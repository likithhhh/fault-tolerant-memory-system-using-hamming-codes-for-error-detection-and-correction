==> flow/design.v <==
module HammingEncoder(
    input [7:0] data_in,        
    output [11:0] encoded_data  
);
    wire p1, p2, p4, p8;
    assign p1 = data_in[0] ^ data_in[1] ^ data_in[3] ^ data_in[4] ^ data_in[6];
    assign p2 = data_in[0] ^ data_in[2] ^ data_in[3] ^ data_in[5] ^ data_in[6];
    assign p4 = data_in[1] ^ data_in[2] ^ data_in[3] ^ data_in[7];
    assign p8 = data_in[4] ^ data_in[5] ^ data_in[6] ^ data_in[7];
    assign encoded_data = {p8, data_in[7:4], p4, data_in[3:1], p2, data_in[0], p1};
endmodule
module HammingDecoder(
    input [11:0] encoded_data,   
    output reg [7:0] data_out,   
    output reg error_detected,   
    output reg error_corrected   
);
    wire p1, p2, p4, p8;
    wire [3:0] syndrome;
    assign p1 = encoded_data[0] ^ encoded_data[2] ^ encoded_data[4] ^ encoded_data[6] ^ encoded_data[8] ^ encoded_data[10];
    assign p2 = encoded_data[1] ^ encoded_data[2] ^ encoded_data[5] ^ encoded_data[6] ^ encoded_data[9] ^ encoded_data[10];
    assign p4 = encoded_data[3] ^ encoded_data[4] ^ encoded_data[5] ^ encoded_data[6] ^ encoded_data[11];
    assign p8 = encoded_data[7] ^ encoded_data[8] ^ encoded_data[9] ^ encoded_data[10] ^ encoded_data[11];
    assign syndrome = {p8, p4, p2, p1};
    always @(encoded_data) begin
        if (syndrome == 4'b0000) begin
            error_detected = 1'b0;
            error_corrected = 1'b0;
            data_out = encoded_data[10:3];  
        end else begin
            error_detected = 1'b1;
            error_corrected = 1'b1;
            data_out = encoded_data[10:3] ^ (1 << (syndrome - 1));  
        end
    end
endmodule
module MemoryEDAC(
    input [7:0] data_in,          
    input [3:0] address,          
    input write_enable, read_enable,
    output [7:0] data_out,        
    output error_detected,        
    output error_corrected        
);
    reg [11:0] memory [15:0];     
    wire [11:0] encoded_data;
    wire [7:0] decoded_data;
    wire detected_error, corrected_error;
    HammingEncoder encoder(.data_in(data_in), .encoded_data(encoded_data));
    HammingDecoder decoder(.encoded_data(memory[address]), .data_out(decoded_data), .error_detected(detected_error), .error_corrected(corrected_error));
    always @(posedge write_enable) begin
        memory[address] = encoded_data;  
    end
    assign data_out = decoded_data;    
    assign error_detected = detected_error;  
    assign error_corrected = corrected_error;  
endmodule
# == From RTL to reports: MemoryEDAC ==
# What the tools print for MemoryEDAC, step after step.
# Lines are those of the file above, counted from 1.
# Library cell names are shortened.
# A cell with n/a has no value.
# design
top_module,MemoryEDAC
clock_port,write_enable
cell_library,sky130hd
lib_corner,tt_025C_1v80

# == After elaboration ==
# Source: Yosys, flattened and elaborated, memories not mapped. Widths are those after wreduce; folded enables and synchronous resets count as part of the registers. Registers that Yosys merges into a memory's read port (data or address) are not register bits. Print and check cells do not count. Equal cells are merged and count once.
# Memory sizes are those after Yosys's memory passes, which may raise the word count (mostly to a power of two), join words into wider ones and drop unused or constant bits.
# word_totals
register_bits,0
ramBits,192
n_memories,1
in_bits,14
output_inout_bits,10
# op_classes
n_addsub,1
shifts,1
n_mux,2
n_logic,33
reduce_and_logical,1
# memory_table
memory,words,width,read_ports,wr,line_no,rtl
memory,16,12,1,1,45,reg [11:0] memory [15:0];
# op_table
op,count
XOR 1 bit,32
<< shifter 1 x 32 -> 8 bit (first input constant),1
XOR 8 bit,1
two-way mux 8 bit,1
subtractor 4 x 1 -> 5 bit (second input constant),1
logical NOT 4 bit,1
two-way mux 1 bit,1

# == Depth ==
# Yosys ltp: most cells in a row. Word level: on the elaborated netlist, between registers, memories and ports. Mapped: between sequential cells and ports; inverters and the memories' decode and read muxes count.
# logic_depth
depth_word,9
ABC_AREA,0
depth_mapped,15

# == After synthesis ==
# Yosys stat after the flow's synthesis: flattened, memories mapped to cells. It holds for the ABC_AREA given above (unset counts as 0); a run with the other value may have another netlist.
# Totals and module areas in this step are rounded.
# synth_totals
cells,416
mapped_area_um2,8170
sequential_area_um2,5770
flip_flops,192
buffers,21
# types
cell,count,type_area_um2
edfxtp_1,192,5765.53
mux4_2,37,833.299
mux4_1,14,367.853
xnor2_1,13,113.859
nand2_1,22,82.579
a22oi_1,10,75.072
nor2_1,15,56.304
xor2_1,6,52.55
ha_1,4,50.048
nor3_1,10,50.048
xor3_2,2,50.048
xnor3_1,2,45.043
nand3_1,8,40.038
a211o_1,4,35.034
a22o_1,4,35.034
a311oi_1,4,35.034
o2111ai_1,4,35.034
buf_6,3,33.782
# Not listed: further types 25, cells in them 62.
# The figures by module come from a second, unflattened synthesis with its own total; it is not the netlist above.
# hier_totals
cells_unflattened,425
area_unflattened_um2,8190
# Rows give one instance, submodules left out.
# modules
module,n_inst,n_cells,area_um2,seq_area_um2
MemoryEDAC,1,320,7340,5770
HammingDecoder,1,82,639,0.0
HammingEncoder,1,23,201,0.0

# == Timing after synthesis ==
# Source: OpenSTA report_checks on the synthesized netlist (no wires, ideal clock, input and output delay 20% of the period each), path of least setup slack; recovery checks are left aside. Register names are those of the netlist, which keeps one name where synthesis merged equal registers.
# synth_timing
kind,input to output
startpoint,in address[0]
endpoint,out error_detected
clock_period_ns,7.85
input_delay_ns,1.570
output_delay_ns,1.570
t_first_pin_ns,1.570
t_arrival_ns,4.825
required_ns,6.280
slack_ns,1.455
delay_ns,3.255
driving_pins,13
synth_period_reached_ns,6.395
# "delay_ns" is the arrival time less input delay plus setup time.
# A path that ends at an output port has no setup time.
# "driving_pins": output pins that drive a net of the path, with the launching flip-flop's if there is one; two outputs of one cell count as two.
# "synth_period_reached_ns" = period - worst setup slack (recovery checks aside). The figure is calculated, with input and output delays left at 20% of the set period.
# The rows between start and end are the longest chain of elaborated cells between them; the timing report does not say that the signal goes this way. Where chains are equally long, one stands for them.
# A line is the first line of the expression or statement that the cell stems from. Yosys adds cells for indexed reads and writes and turns some case tables into memories.
# The chain passes a memory read, where the word-level depth is cut; so it can be longer than that depth.
# synth_between
path_cell_list,buf_6 > buf_2 > mux4_2 > a22o_1 > nor2_1 > xor2_1 > xor3_2 > inv_1 > ha_1 > clkbuf_1 > inv_1 > or3_1 > buf_4
elab_chain_len,8
cells_between,21
cone_lines,6
classes_between,mux: 1; logic: 18; reduce/logical: 1; memory: 1
# synth_rtl
item,line_no,rtl
from (decl),39,"input [3:0] address,"
memory (16 x 12 bit),45,reg [11:0] memory [15:0];
XOR 1 bit (5 in a row),20,assign p1 = encoded_data[0] ^ encoded_data[2] ^ encoded_data[4] ^ encoded_data[6] ^ encoded_data[8] ^ encoded_ ...
logical NOT 4 bit,26,if (syndrome == 4'b0000) begin
two-way mux 1 bit,26,
to (decl),42,"output error_detected,"
# Some nets on the timed path still bear RTL names; the line given drives or declares the net.
# synth_nets
signal,line_no
error_corrected,26

# == Path in the finished layout ==
# Path of least setup slack in the final report of flow run 1 (OpenROAD, finished layout, wires in). Where an end is a register, its clock arrival counts in the times.
# layout_timing
kind,input to output
startpoint,in address[0]
endpoint,out data_out[2]
clock_period_ns,4.08
input_delay_ns,0.82
output_delay_ns,0.82
t_first_pin_ns,0.82
t_arrival_ns,3.97
required_ns,3.26
slack_ns,-0.71
driving_pins,12
# The rows between start and end are the longest chain of elaborated cells between them; the timing report does not say that the signal goes this way. Where chains are equally long, one stands for them.
# The chain passes a memory read, where the word-level depth is cut; so it can be longer than that depth.
# layout_between
path_cell_list,buf_16 > buf_12 > mux4_1 > mux4_2 > xnor2_2 > xnor3_2 > buf_6 > a211oi_4 > buf_6 > or4_4 > o311ai_4 > buf_2
elab_chain_len,10
cells_between,24
cone_lines,7
classes_between,add/sub: 1; shift: 1; mux: 1; logic: 19; reduce/logical: 1; memory: 1
# layout_rtl
item,line_no,rtl
from (decl),39,"input [3:0] address,"
memory (16 x 12 bit),45,reg [11:0] memory [15:0];
XOR 1 bit (5 in a row),20,assign p1 = encoded_data[0] ^ encoded_data[2] ^ encoded_data[4] ^ encoded_data[6] ^ encoded_data[8] ^ encoded_ ...
subtractor 4 x 1 -> 5 bit,33,data_out = encoded_data[10:3] ^ (1 << (syndrome - 1));
<< shifter 1 x 32 -> 8 bit,33,
XOR 8 bit,33,
two-way mux 8 bit,26,if (syndrome == 4'b0000) begin
to (decl),41,"output [7:0] data_out,"

# Flow measurements of MemoryEDAC on sky130hd: 2 stored runs with different settings, listed in no order. Input and output delays are each 20% of the period that was set; the output load is 0.01 pF.
# "period_less_ws_ns" is the run's clock period less its worst setup slack. It is reckoned from that one timing run; input and output delays stay at 20% of the period that was set.
# "worst_path_time_ns" means the part of the period allowed to the worst setup path (the constraints hold back 20% at inputs and 20% at outputs) less its slack; where the path has registers, the arrival times of their clocks count too.
# By "totalPower_uw" is meant OpenSTA's value without simulated activity: inputs other than the clock are taken to toggle once in ten clock periods, and the tool carries that through the logic.
# Results are given in rounded form.
# Settings: . = not set for that run.
stored run,period_ns,CORE_UTILIZATION,PLACE_DENSITY_LB_ADDON,CORE_ASPECT_RATIO,CELL_PAD_IN_SITES_GLOBAL_PLACEMENT,TNS_END_PERCENT,GPL_TIMING_DRIVEN,CTS_CLUSTER_SIZE,SLEW_MARGIN,CAP_MARGIN,CORE_MARGIN,SETUP_SLACK_MARGIN,CTS_CLUSTER_DIAMETER,final_hold_ws_ns,die_footprint_um2,post_route_stdcell_area_um2,period_less_ws_ns,totalPower_uw,synthArea_um2,final_setup_ws_ns,finalUtil_frac,worst_path_time_ns,timing.worst_path_kind,total_negative_slack_ns
flow run 1,4.08,21,0.21,0.87,2,25,0,46,20,20,2,.,.,1.17,40500,10900,4.790,5770,8170,-0.710,0.283,3.16,input to output,-6.46
flow run 2,9.81,63,0.04,.,.,95,.,100,20,20,2,-0.06,169,2.31,13900,9290,8.828,2070,8170,0.982,0.736,4.90,input to output,0.000
